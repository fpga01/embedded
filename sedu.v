==> flow/design.v <==
`timescale 1ns/1ns
module YCbCr444_RGB888
(
	input				clk,  				 
	input				rst_n,				 
	input				per_frame_vsync,	 
	input				per_frame_href,		 
	input				per_frame_clken,	 
	input		[7:0]	per_img_Y,			 
	input		[7:0]	per_img_Cb,			 
	input		[7:0]	per_img_Cr,			 
	output				post_frame_vsync,	 
	output				post_frame_href,	 
	output				post_frame_clken,	 
	output		[7:0]	post_img_red,		 
	output		[7:0]	post_img_green,		 
	output		[7:0]	post_img_blue		 
);
reg	[19:0]	img_Y_r1; 				 
reg	[19:0]	img_Cb_r1, img_Cb_r2; 
reg	[19:0]	img_Cr_r1, img_Cr_r2;
always@(posedge clk or negedge rst_n)
begin
	if(!rst_n)
		begin
		img_Y_r1 <= 0;
		img_Cb_r1 <= 0;	img_Cb_r2 <= 0;	
		img_Cr_r1 <= 0; img_Cr_r2 <= 0;
		end
	else
		begin
		img_Y_r1	<= 	per_img_Y * 18'd596;
		img_Cb_r1 	<= 	per_img_Cb * 18'd200;	
		img_Cb_r2	<=	per_img_Cb * 18'd1033;	
		img_Cr_r1 	<= 	per_img_Cr * 18'd817;	
		img_Cr_r2	<=	per_img_Cr * 18'd416;
		end
end
reg	[19:0]	XOUT; 	
reg	[19:0]	YOUT; 
reg	[19:0]	ZOUT;
always@(posedge clk or negedge rst_n)
begin
	if(!rst_n)
		begin
		XOUT <= 0; 	
		YOUT <= 0; 
		ZOUT <= 0;
		end
	else
		begin
		XOUT <= (img_Y_r1 + img_Cr_r1 - 20'd114131)>>9; 	
		YOUT <= (img_Y_r1 - img_Cb_r1 - img_Cr_r2 + 20'd69370)>>9; 
		ZOUT <= (img_Y_r1 + img_Cb_r2 - 20'd141787)>>9;
		end
end
reg	[7:0]	R, G, B;
always@(posedge clk or negedge rst_n)
begin
	if(!rst_n)
		begin
		R <= 0;
		G <= 0;
		B <= 0;
		end
	else
		begin
		R <= XOUT[10] ? 8'd0 : (XOUT[9:0] > 9'd255) ? 8'd255 : XOUT[7:0];
		G <= YOUT[10] ? 8'd0 : (YOUT[9:0] > 9'd255) ? 8'd255 : YOUT[7:0];
		B <= ZOUT[10] ? 8'd0 : (ZOUT[9:0] > 9'd255) ? 8'd255 : ZOUT[7:0];
		end
end
reg	[2:0]	post_frame_vsync_r;
reg	[2:0]	post_frame_href_r;
reg	[2:0]	post_frame_clken_r;
always@(posedge clk or negedge rst_n)
begin
	if(!rst_n)
		begin
		post_frame_vsync_r 	<= 	0;
		post_frame_href_r 	<= 	0;
		post_frame_clken_r 	<= 	0;
		end
	else
		begin
		post_frame_vsync_r 	<= 	{post_frame_vsync_r[1:0], per_frame_vsync};
		post_frame_href_r 	<= 	{post_frame_href_r[1:0], 	per_frame_href};
		post_frame_clken_r 	<= 	{post_frame_clken_r[1:0], per_frame_clken};
		end
end
assign	post_frame_vsync 	= 	post_frame_vsync_r[2];
assign	post_frame_href 	= 	post_frame_href_r[2];
assign	post_frame_clken 	= 	post_frame_clken_r[2];
assign	post_img_red	=	post_frame_href ? R : 8'd0;
assign  post_img_green	=	post_frame_href ? G : 8'd0;
assign  post_img_blue	=	post_frame_href ? B : 8'd0;
endmodule
`timescale 1ns/1ns
module RGB888_YCbCr444
(
	input				clk,  				 
	input				rst_n,				 
	input				per_frame_vsync,	 
	input				per_frame_href,		 
	input				per_frame_clken,	 
	input		[7:0]	per_img_red,		 
	input		[7:0]	per_img_green,		 
	input		[7:0]	per_img_blue,		 
	output				post_frame_vsync,	 
	output				post_frame_href,	 
	output				post_frame_clken,	 
	output		[7:0]	post_img_Y,			 
	output		[7:0]	post_img_Cb,		 
	output		[7:0]	post_img_Cr			 
);
reg	[17:0]	img_red_r0,		img_red_r1,		img_red_r2;	
reg	[17:0]	img_green_r0,	img_green_r1,	img_green_r2; 
reg	[17:0]	img_blue_r0,	img_blue_r1,	img_blue_r2; 
always@(posedge clk or negedge rst_n)
begin
	if(!rst_n)
		begin
		img_red_r0		<=	0; 		
		img_red_r1		<=	0; 		
		img_red_r2		<=	0; 	
		img_green_r0	<=	0; 		
		img_green_r1	<=	0; 		
		img_green_r2	<=	0; 	
		img_blue_r0		<=	0; 		
		img_blue_r1		<=	0; 		
		img_blue_r2		<=	0; 			
		end
	else
		begin
		img_red_r0		<=	per_img_red 	* 	10'd306; 		
		img_red_r1		<=	per_img_red 	* 	8'd43; 	
		img_red_r2		<=	per_img_red 	* 	8'd128; 		
		img_green_r0	<=	per_img_green 	* 	10'd601; 		
		img_green_r1	<=	per_img_green 	* 	8'd85; 			
		img_green_r2	<=	per_img_green 	* 	8'd107; 
		img_blue_r0		<=	per_img_blue 	* 	10'd117; 		
		img_blue_r1		<=	per_img_blue 	* 	8'd128; 			
		img_blue_r2		<=	per_img_blue 	* 	8'd21; 		
		end
end
reg	[17:0]	img_Y_r0;	
reg	[17:0]	img_Cb_r0; 
reg	[17:0]	img_Cr_r0; 
always@(posedge clk or negedge rst_n)
begin
	if(!rst_n)
		begin
		img_Y_r0	<=	0; 		
		img_Cb_r0	<=	0; 		
		img_Cr_r0	<=	0; 	
		end
	else
		begin
		img_Y_r0	<=	img_red_r0 	+ 	img_green_r0 	+ 	img_blue_r0; 		
		img_Cb_r0	<=	img_blue_r1 - 	img_red_r1 		- 	img_green_r1	+	16'd32768; 		
		img_Cr_r0	<=	img_red_r2 	+ 	img_green_r2 	+ 	img_blue_r2		+	16'd32768; 		
		end
end
reg	[7:0]	img_Y_r1;	
reg	[7:0]	img_Cb_r1; 
reg	[7:0]	img_Cr_r1; 
always@(posedge clk or negedge rst_n)
begin
	if(!rst_n)
		begin
		img_Y_r1	<=	0; 		
		img_Cb_r1	<=	0; 		
		img_Cr_r1	<=	0; 	
		end
	else
		begin
		img_Y_r1	<=	img_Y_r0[17:10];
		img_Cb_r1	<=	img_Cb_r0[15:8];
		img_Cr_r1	<=	img_Cr_r0[15:8]; 
		end
end
reg	[2:0]	per_frame_vsync_r;
reg	[2:0]	per_frame_href_r;	
reg	[2:0]	per_frame_clken_r;
always@(posedge clk or negedge rst_n)
begin
	if(!rst_n)
		begin
		per_frame_vsync_r <= 0;
		per_frame_href_r <= 0;
		per_frame_clken_r <= 0;
		end
	else
		begin
		per_frame_vsync_r 	<= 	{per_frame_vsync_r[1:0], 	per_frame_vsync};
		per_frame_href_r 	<= 	{per_frame_href_r[1:0], 	per_frame_href};
		per_frame_clken_r 	<= 	{per_frame_clken_r[1:0], 	per_frame_clken};
		end
end
assign	post_frame_vsync 	= 	per_frame_vsync_r[2];
assign	post_frame_href 	= 	per_frame_href_r[2];
assign	post_frame_clken 	= 	per_frame_clken_r[2];
assign	post_img_Y 	= 	post_frame_href ? img_Y_r1 : 8'd0;
assign	post_img_Cb =	post_frame_href ? img_Cb_r1: 8'd0;
assign	post_img_Cr = 	post_frame_href ? img_Cr_r1: 8'd0;
endmodule
`timescale 1ns/1ns
module sedu(
	input				clk,  				 
	input				rst_n,				 
	input				per_frame_vsync,	 
	input				per_frame_href,		 
	input				per_frame_clken,	 
	input		[7:0]	per_img_red,			 
	input		[7:0]	per_img_green,			 
	input		[7:0]	per_img_blue,			 
	output				post_frame_vsync,	 
	output				post_frame_href,	 
	output				post_frame_clken,	 
	output		[7:0]   post_img_red,			 
	output		[7:0]   post_img_green,	     
	output		[7:0]	post_img_blue,		 
	input				key					
   );
wire 		post0_frame_vsync; 
wire 		post0_frame_href ; 
wire 		post0_frame_clken; 
wire [7:0]	post0_img_Y      ; 
wire [7:0]	post0_img_Cb     ; 
wire [7:0]	post0_img_Cr     ; 
RGB888_YCbCr444	u_RGB888_YCbCr444
(
	.clk				(clk),					 
	.rst_n				(rst_n),				 
	.per_frame_vsync	(per_frame_vsync),		 
	.per_frame_href		(per_frame_href),		 
	.per_frame_clken	(per_frame_clken),		 
	.per_img_red		(per_img_red),			 
	.per_img_green		(per_img_green),		 
	.per_img_blue		(per_img_blue),			 
	.post_frame_vsync	(post0_frame_vsync),		 
	.post_frame_href	(post0_frame_href),		 
	.post_frame_clken	(post0_frame_clken),		 
	.post_img_Y			(post0_img_Y),			 
	.post_img_Cb		(post0_img_Cb),			 
	.post_img_Cr		(post0_img_Cr)			 
);
wire 		post1_frame_vsync; 
wire 		post1_frame_href ; 
wire 		post1_frame_clken; 
wire [7:0]	post1_img_Y      ; 
wire [7:0]	post1_img_Cb     ; 
wire [7:0]	post1_img_Cr     ; 
sedu_setup u_sedu_setup
(
	.clk(clk),  				 
	.rst_n(rst_n),				 
	.per_frame_vsync(post0_frame_vsync),	 
	.per_frame_href(post0_frame_href),		 
	.per_frame_clken(post0_frame_clken),	 
	.per_img_Y(post0_img_Y),			 
	.per_img_Cb(post0_img_Cb),			 
	.per_img_Cr(post0_img_Cr),			 
	.post_frame_vsync(post1_frame_vsync),	 
	.post_frame_href(post1_frame_href),	 
	.post_frame_clken(post1_frame_clken),	 
	.post_img_Y(post1_img_Y),		 
	.post_img_Cb(post1_img_Cb),	     
	.post_img_Cr(post1_img_Cr),		 
	.key(key)				
);
YCbCr444_RGB888 u_YCbCr444_RGB888
(
	.clk(clk),  				 
	.rst_n(rst_n),				 
	.per_frame_vsync(post1_frame_vsync),	 
	.per_frame_href(post1_frame_href),		 
	.per_frame_clken(post1_frame_clken),	 
	.per_img_Y(post1_img_Y),			 
	.per_img_Cb(post1_img_Cb),			 
	.per_img_Cr(post1_img_Cr),			 
	.post_frame_vsync(post_frame_vsync),	 
	.post_frame_href(post_frame_href),	 
	.post_frame_clken(post_frame_clken),	 
	.post_img_red(post_img_red),		 
	.post_img_green(post_img_green),		 
	.post_img_blue(post_img_blue)		 
);
endmodule
module sedu_setup(
	input				clk,  				 
	input				rst_n,				 
	input				per_frame_vsync,	 
	input				per_frame_href,		 
	input				per_frame_clken,	 
	input		[7:0]	per_img_Y,			 
	input		[7:0]	per_img_Cb,			 
	input		[7:0]	per_img_Cr,			 
	output				post_frame_vsync,	 
	output				post_frame_href,	 
	output				post_frame_clken,	 
	output		[7:0]	post_img_Y,			 
	output		[7:0]	post_img_Cb,	     
	output		[7:0]	post_img_Cr,		 
	input				key		
   );
reg key_d;
always@(posedge clk or negedge rst_n)begin
if(!rst_n)
	begin 
		key_d <= 0;
	end
	else begin
	key_d <= key;end
end   
reg signed [31:0]cos;
reg  [31:0]sin;
reg [7:0]a;
reg [7:0]temp_img_Y; 
reg [7:0]temp_img_Cb;
reg [7:0]temp_img_Cr;
always@(posedge clk or negedge rst_n)
begin
if(!rst_n)begin
	a<=8'd1;
	sin <= (17'd0);      
	cos <= (17'd65536);
end
else if((key_d == 0)&&(key == 1))begin
	if(a<8'd9)a <= a + 8'd1;
	else a<=8'd1;
case (a)
    8'd1:   begin sin <= (17'd0);      cos <= (17'd65536);  end         
    8'd2:  begin sin <= (17'd32769);  cos <= (17'd56759);   end         
    8'd3:  begin sin <= (17'd46341);  cos <= (17'd46341);   end         
    8'd4:  begin sin <= (17'd56759);  cos <= (17'd32769);   end         
    8'd5:  begin sin <= (17'd65536);  cos <= (17'd0);       end         
    8'd6: begin sin <= (17'd56759);  cos <= (-17'd32769);   end         
    8'd7: begin sin <= (17'd46341);  cos <= (-17'd46341);   end         
    8'd8: begin sin <= (17'd32769);  cos <= (-17'd56759);   end         
    8'd9: begin sin <= (17'd0);      cos <= (-17'd65536);   end         
	default:begin sin <= (17'd0);      cos <= (17'd65536);  end 
	endcase
	end
	else begin
		a<=a;
		sin<=sin;
		cos<=cos;
	end
end   
always@(posedge clk or negedge rst_n)
begin
if(!rst_n)begin
	temp_img_Y<= 0;
	temp_img_Cb<= 0;
    temp_img_Cr<= 0;
	end
else begin
	temp_img_Y<=  per_img_Y;
	temp_img_Cb<= ((per_img_Cb*cos)>>>16) + ((per_img_Cr*sin)>>>16);
	temp_img_Cr<= ((per_img_Cr*cos)>>>16) - ((per_img_Cb*sin)>>>16);
	end
end
reg	per_frame_vsync_r;
reg	per_frame_href_r;	
reg	per_frame_clken_r;
always@(posedge clk or negedge rst_n)
begin
	if(!rst_n)
		begin
		per_frame_vsync_r <= 0;
		per_frame_href_r <= 0;
		per_frame_clken_r <= 0;
		end
	else
		begin
		per_frame_vsync_r 	<= 	{per_frame_vsync_r, 	per_frame_vsync};
		per_frame_href_r 	<= 	{per_frame_href_r, 	per_frame_href};
		per_frame_clken_r 	<= 	{per_frame_clken_r, 	per_frame_clken};
		end
end
assign	post_frame_vsync 	= 	per_frame_vsync_r;
assign	post_frame_href 	= 	per_frame_href_r;
assign	post_frame_clken 	= 	per_frame_clken_r;
assign	post_img_Y 	= 	post_frame_href ? temp_img_Y : 8'd0;
assign	post_img_Cb =	post_frame_href ? temp_img_Cb: 8'd0;
assign	post_img_Cr = 	post_frame_href ? temp_img_Cr: 8'd0;  
endmodule
# Tool chain data of sedu
# The steps from the RTL of sedu to its reports follow in flow order.
# Lines are those of the file above, counted from 1.
# Not given: -
[design]
design = "sedu"
clk_port = "clk"
library = "sky130hd"
lib_corner = "tt_025C_1v80"

# Word level
# Yosys after proc, flatten, opt, wreduce and memory -nomap, before mapping. Enables and synchronous resets that opt folds into registers are not counted as muxes. Memory bits, and registers merged into a memory's read port (data or address), are not among the register bits. Print and check cells are not counted. Equal cells are merged and count once.
# Yosys's memory passes give these memory sizes; they may raise the number of words (mostly to a power of two), join words into wider ones and drop unused or constant bits.
[word_totals]
ff_bits = 465
mem_bits_ro = 736
out_inout_bits = 27
inputBits = 30
wordCells = 102
mem_count = 1
[op_classes]
cmp = 4
add_sub_neg = 18
logic = 1
mux = 18
n_reduce_logical = 2
n_mul = 16
[mem_list]
columns = ["memory", "size", "word_bits", "rd", "write_ports", "line", "rtl"]
rows = [
  ["(name not given)", 16, 46, 1, 0, 332, "case (a)"],
]
[ops]
columns = ["cell", "n"]
rows = [
  ["8-bit by 32-bit multiplier with 24-bit output", 4],
  ["8-bit by 7-bit multiplier with 15-bit output (second input constant)", 3],
  ["8-bit by 10-bit multiplier with 18-bit output (second input constant)", 2],
  ["8-bit by 8-bit multiplier with 16-bit output (second input constant)", 2],
  ["8-bit by 11-bit multiplier with 19-bit output (second input constant)", 1],
  ["8-bit by 5-bit multiplier with 13-bit output (second input constant)", 2],
  ["8-bit two-way mux", 16],
  ["8-bit by 6-bit multiplier with 14-bit output (second input constant)", 1],
  ["32-bit two-way mux", 2],
  ["8-bit by 4-bit multiplier with 12-bit output (second input constant)", 1],
  ["20-bit adder", 2],
  ["20-bit subtractor", 2],
  ["18-bit adder", 2],
  ["16-bit adder (second input constant)", 2],
  ["10-bit by 8-bit > comparator with 1-bit output (second input constant)", 3],
  ["20-bit by 17-bit adder with 20-bit output (second input constant)", 1],
  ["20-bit by 17-bit subtractor with 20-bit output (second input constant)", 1],
  ["20-bit by 18-bit subtractor with 20-bit output (second input constant)", 1],
  ["15-bit by 14-bit subtractor with 16-bit output", 1],
  ["15-bit by 15-bit adder with 16-bit output", 1],
  ["16-bit by 13-bit adder with 16-bit output", 1],
  ["16-bit by 15-bit subtractor with 16-bit output", 1],
  ["8-bit by 1-bit adder with 8-bit output (second input constant)", 1],
  ["8-bit by 4-bit < comparator with 1-bit output (second input constant)", 1],
  ["8-bit adder", 1],
  ["8-bit subtractor", 1],
  ["4-bit zero test", 1],
  ["1-bit logical AND", 1],
  ["1-bit NOT", 1],
]

# Logic depth
# Longest topological path by Yosys (ltp), each cell counted once; first at word level (registers and memories cut), then after technology mapping (sequential cells cut; the memories' decode and read muxes count).
[logic_depth]
word_depth = 3
ABC_AREA = 0
ltp_mapped = 33
mapped_depth_nobuf = 31

# After synthesis
# Yosys stat after the flow's synthesis: flattened, memories mapped to cells. It holds for the ABC_AREA given above (unset counts as 0); a run with the other value may have another netlist.
# Totals and module areas in this step are rounded.
[by_type]
columns = ["type", "n", "area_total_um2"]
rows = [
  ["sky130_fd_sc_hd__ha_1", 750, 9384],
  ["sky130_fd_sc_hd__fa_1", 438, 8768.41],
  ["sky130_fd_sc_hd__dfrtp_1", 349, 8.73E+03],
  ["sky130_fd_sc_hd__inv_1", 915, 3.43E+03],
  ["sky130_fd_sc_hd__xnor2_1", 161, 1.41E+03],
  ["sky130_fd_sc_hd__nor2_1", 194, 728.198],
  ["sky130_fd_sc_hd__nand2_1", 183, 686.909],
  ["sky130_fd_sc_hd__xor2_1", 70, 613.088],
  ["sky130_fd_sc_hd__a21oi_1", 122, 610.586],
  ["sky130_fd_sc_hd__and3_1", 75, 469.2],
  ["sky130_fd_sc_hd__and2_1", 74, 462.944],
  ["sky130_fd_sc_hd__a21o_1", 49, 367.853],
  ["sky130_fd_sc_hd__o21bai_1", 41, 307.795],
  ["sky130_fd_sc_hd__o21a_1", 36, 270.259],
  ["sky130_fd_sc_hd__o21ai_0", 53, 265.254],
  ["sky130_fd_sc_hd__clkbuf_1", 56, 210.202],
  ["sky130_fd_sc_hd__nor3_1", 37, 185.178],
  ["sky130_fd_sc_hd__nor2b_1", 24, 150.144],
]
# Not listed: further types 58, cells in them 224.
[synth_totals]
mapped_area_um2 = 38800
n_buf = 62
ffs = 351
mapped_cells = 3851
seq_area_um2 = 8790
# The figures by module come from a second, unflattened synthesis with its own total; it is not the netlist above.
[unflattened]
cells_unflattened = 3905
area_unflattened_um2 = 39300
# Each row is one instance without its submodules.
[modules]
columns = ["mod", "mod_seq_area_um2", "cells", "mod_area_um2", "instances"]
rows = [
  ["sedu_setup", 1200, 1728, 15900, 1],
  ["RGB888_YCbCr444", 4130, 1195, 13200, 1],
  ["YCbCr444_RGB888", 3450, 982, 10200, 1],
  ["sedu", 0.0, 0, 0.0, 1],
]

# Worst setup path after synthesis
# Source: OpenSTA report_checks on the synthesized netlist (no wires, ideal clock, input and output delay 20% of the period each), path of least setup slack; recovery checks are left aside. Register names are those of the netlist, which keeps one name where synthesis merged equal registers.
[synth_path]
path_type = "reg-to-reg"
startpoint = "reg u_RGB888_YCbCr444.per_frame_href_r[2]"
endpoint = "reg u_sedu_setup.temp_img_Cr[7]"
tclk_ps = 8280
setup_ps = 132
path_slack_ps = 1284
n_path_buf = 3
stages = 32
t_arrival_ps = 6864
path_delay_ps = 6996
synth_period_reached_ps = 6996
# "path_delay_ps" = arrival - input delay + setup time.
# "stages" counts driving pins, that of a launching flip-flop among them; a cell with two outputs on the path counts twice.
# "synth_period_reached_ps" is the clock period less the worst setup slack; recovery checks do not enter. This is arithmetic on one report: input and output delays are still those of the set period (20% each).
# Between the ends stands the longest chain of elaborated cells between them, by number of cells; it is not shown to be the way that was timed. Of several equally long chains one is given.
# Each line given opens the expression or statement behind the cell; cells for indexed reads and writes are added by Yosys, which also makes memories of some case tables.
[synth_via]
path_cell_list = "sky130_fd_sc_hd__dfrtp_1 -> sky130_fd_sc_hd__clkbuf_1 -> sky130_fd_sc_hd__clkbuf_1 -> sky130_fd_sc_hd__and2_1 -> sky130_fd_sc_hd__clkbuf_1 -> sky130_fd_sc_hd__nand2_1 -> sky130_fd_sc_hd__fa_1 -> sky130_fd_sc_hd__inv_1 -> sky130_fd_sc_hd__fa_1 -> sky130_fd_sc_hd__fa_1 -> sky130_fd_sc_hd__inv_1 -> sky130_fd_sc_hd__fa_1 -> sky130_fd_sc_hd__inv_1 -> sky130_fd_sc_hd__ha_1 -> sky130_fd_sc_hd__a21o_2 -> sky130_fd_sc_hd__a21o_1 -> sky130_fd_sc_hd__a21o_1 -> sky130_fd_sc_hd__a21o_1 -> sky130_fd_sc_hd__a221o_1 -> sky130_fd_sc_hd__a21oi_1 -> sky130_fd_sc_hd__nor2b_1 -> sky130_fd_sc_hd__nor2_1 -> sky130_fd_sc_hd__xnor2_1 -> sky130_fd_sc_hd__ha_1 -> sky130_fd_sc_hd__a21o_1 -> sky130_fd_sc_hd__a21o_1 -> sky130_fd_sc_hd__a21o_1 -> sky130_fd_sc_hd__a21oi_1 -> sky130_fd_sc_hd__o21ai_0 -> sky130_fd_sc_hd__xnor2_1 -> sky130_fd_sc_hd__xnor2_1 -> sky130_fd_sc_hd__xnor2_1"
elab_chain_len = 3
cells_between = 5
lines_between = 3
cone_classes = "1 x add/sub; 2 x mul; 2 x mux"
[synth_lines]
columns = ["element", "line", "rtl"]
rows = [
  ["from (decl)", 183, "reg [2:0] per_frame_href_r;"],
  ["from (assign)", 190, "per_frame_href_r <= 0;"],
  ["from (assign)", 196, "per_frame_href_r <= {per_frame_href_r[1:0], per_frame_href};"],
  ["8-bit two-way mux", 205, "assign post_img_Cr = post_frame_href ? img_Cr_r1: 8'd0;"],
  ["8-bit by 32-bit multiplier with 24-bit output", 361, "temp_img_Cr<= ((per_img_Cr*cos)>>>16) - ((per_img_Cb*sin)>>>16);"],
  ["8-bit subtractor", 361, ""],
  ["to (assign)", 356, "temp_img_Cr<= 0;"],
  ["to (assign)", 361, ""],
  ["to (decl)", 321, "reg [7:0]temp_img_Cr;"],
]

# Worst path after layout
# Path of least setup slack in the final report of run 1 (OpenROAD, finished layout, wires in). Where an end is a register, its clock arrival counts in the times.
# The report prints the path's times to 10 ps; the period is as set.
[layout_path]
path_type = "reg-to-reg"
startpoint = "reg u_RGB888_YCbCr444.per_frame_href_r[2]"
endpoint = "reg u_sedu_setup.temp_img_Cr[7]"
tclk_ps = 8850
n_path_buf = 3
stages = 31
path_slack_ps = 510
t_arrival_ps = 8840
setup_ps = 80
# Between the ends stands the longest chain of elaborated cells between them, by number of cells; it is not shown to be the way that was timed. Of several equally long chains one is given.
[layout_via]
path_cell_list = "sky130_fd_sc_hd__dfrtp_1 -> sky130_fd_sc_hd__clkbuf_2 -> sky130_fd_sc_hd__clkbuf_2 -> sky130_fd_sc_hd__and2_0 -> sky130_fd_sc_hd__clkbuf_2 -> sky130_fd_sc_hd__nand2_1 -> sky130_fd_sc_hd__fa_1 -> sky130_fd_sc_hd__inv_1 -> sky130_fd_sc_hd__ha_1 -> sky130_fd_sc_hd__inv_1 -> sky130_fd_sc_hd__fa_1 -> sky130_fd_sc_hd__fa_1 -> sky130_fd_sc_hd__inv_1 -> sky130_fd_sc_hd__ha_1 -> sky130_fd_sc_hd__or3_4 -> sky130_fd_sc_hd__a31oi_1 -> sky130_fd_sc_hd__o41ai_1 -> sky130_fd_sc_hd__a21o_1 -> sky130_fd_sc_hd__a221o_1 -> sky130_fd_sc_hd__a21oi_1 -> sky130_fd_sc_hd__xor2_1 -> sky130_fd_sc_hd__ha_1 -> sky130_fd_sc_hd__inv_1 -> sky130_fd_sc_hd__a21o_1 -> sky130_fd_sc_hd__a21o_1 -> sky130_fd_sc_hd__a21o_1 -> sky130_fd_sc_hd__a21oi_1 -> sky130_fd_sc_hd__o21ai_0 -> sky130_fd_sc_hd__xnor2_1 -> sky130_fd_sc_hd__xnor2_1 -> sky130_fd_sc_hd__xnor2_1"
elab_chain_len = 3
cells_between = 5
lines_between = 3
cone_classes = "1 x add/sub; 2 x mul; 2 x mux"
[layout_lines]
columns = ["element", "line", "rtl"]
rows = [
  ["from (decl)", 183, "reg [2:0] per_frame_href_r;"],
  ["from (assign)", 190, "per_frame_href_r <= 0;"],
  ["from (assign)", 196, "per_frame_href_r <= {per_frame_href_r[1:0], per_frame_href};"],
  ["8-bit two-way mux", 205, "assign post_img_Cr = post_frame_href ? img_Cr_r1: 8'd0;"],
  ["8-bit by 32-bit multiplier with 24-bit output", 361, "temp_img_Cr<= ((per_img_Cr*cos)>>>16) - ((per_img_Cb*sin)>>>16);"],
  ["8-bit subtractor", 361, ""],
  ["to (assign)", 356, "temp_img_Cr<= 0;"],
  ["to (assign)", 361, ""],
  ["to (decl)", 321, "reg [7:0]temp_img_Cr;"],
]

# Measured data: module sedu, platform sky130hd, 2 stored runs of the flow under differing settings, order arbitrary. Input and output delays are each 20% of the period that was set; the output load is 0.01 pF.
# By "achieved_clock_period_ps" is meant the clock period of the run minus its worst setup slack. This is arithmetic on one report: input and output delays are still those of the set period (20% each).
# "timing.worst_path_ps" means the part of the period allowed to the worst setup path (the constraints hold back 20% at inputs and 20% at outputs) less its slack; where the path has registers, the arrival times of their clocks count too.
# "power_uw" is the tool's figure for a default switching activity; nothing was simulated.
# "timing.worst_path_ps" is known to 10 ps.
# Values from the reports are rounded here.

[[run]]
name = "run 1"
[run.settings]
period_ns = 8.85
CORE_UTILIZATION = 33
PLACE_DENSITY_LB_ADDON = 0.01
CORE_ASPECT_RATIO = 0.99
CELL_PAD_IN_SITES_GLOBAL_PLACEMENT = 1
CELL_PAD_IN_SITES_DETAIL_PLACEMENT = 1
TNS_END_PERCENT = 60
ABC_AREA = 0
GPL_TIMING_DRIVEN = 0
CAP_MARGIN = 25
MIN_ROUTING_LAYER = "met2"
CORE_MARGIN = 2
SLEW_MARGIN = 20
[run.results]
die_area_um2 = 120000
timing.setup.tns_ps = 0
ys_area_um2 = 38800
fin_hold_ws_ps = 345
utilization_frac = 0.367
achieved_clock_period_ps = 8335
timing.worst_path_ps = 8340
critical_path_type = "reg-to-reg"
final_stdcell_area_um2 = 43000
power_uw = 15400
timing.setup.ws_ps = 515

[[run]]
name = "run 2"
[run.settings]
period_ns = 5.69
CORE_UTILIZATION = 59
PLACE_DENSITY = 0.78
CORE_MARGIN = 7
CELL_PAD_IN_SITES_GLOBAL_PLACEMENT = 3
TNS_END_PERCENT = 65
GPL_TIMING_DRIVEN = 0
CTS_CLUSTER_SIZE = 50
CTS_CLUSTER_DIAMETER = 72
CAP_MARGIN = 20
SLEW_MARGIN = 20
[run.results]
outcome = "unfinished; error GPL-0301 in placement"
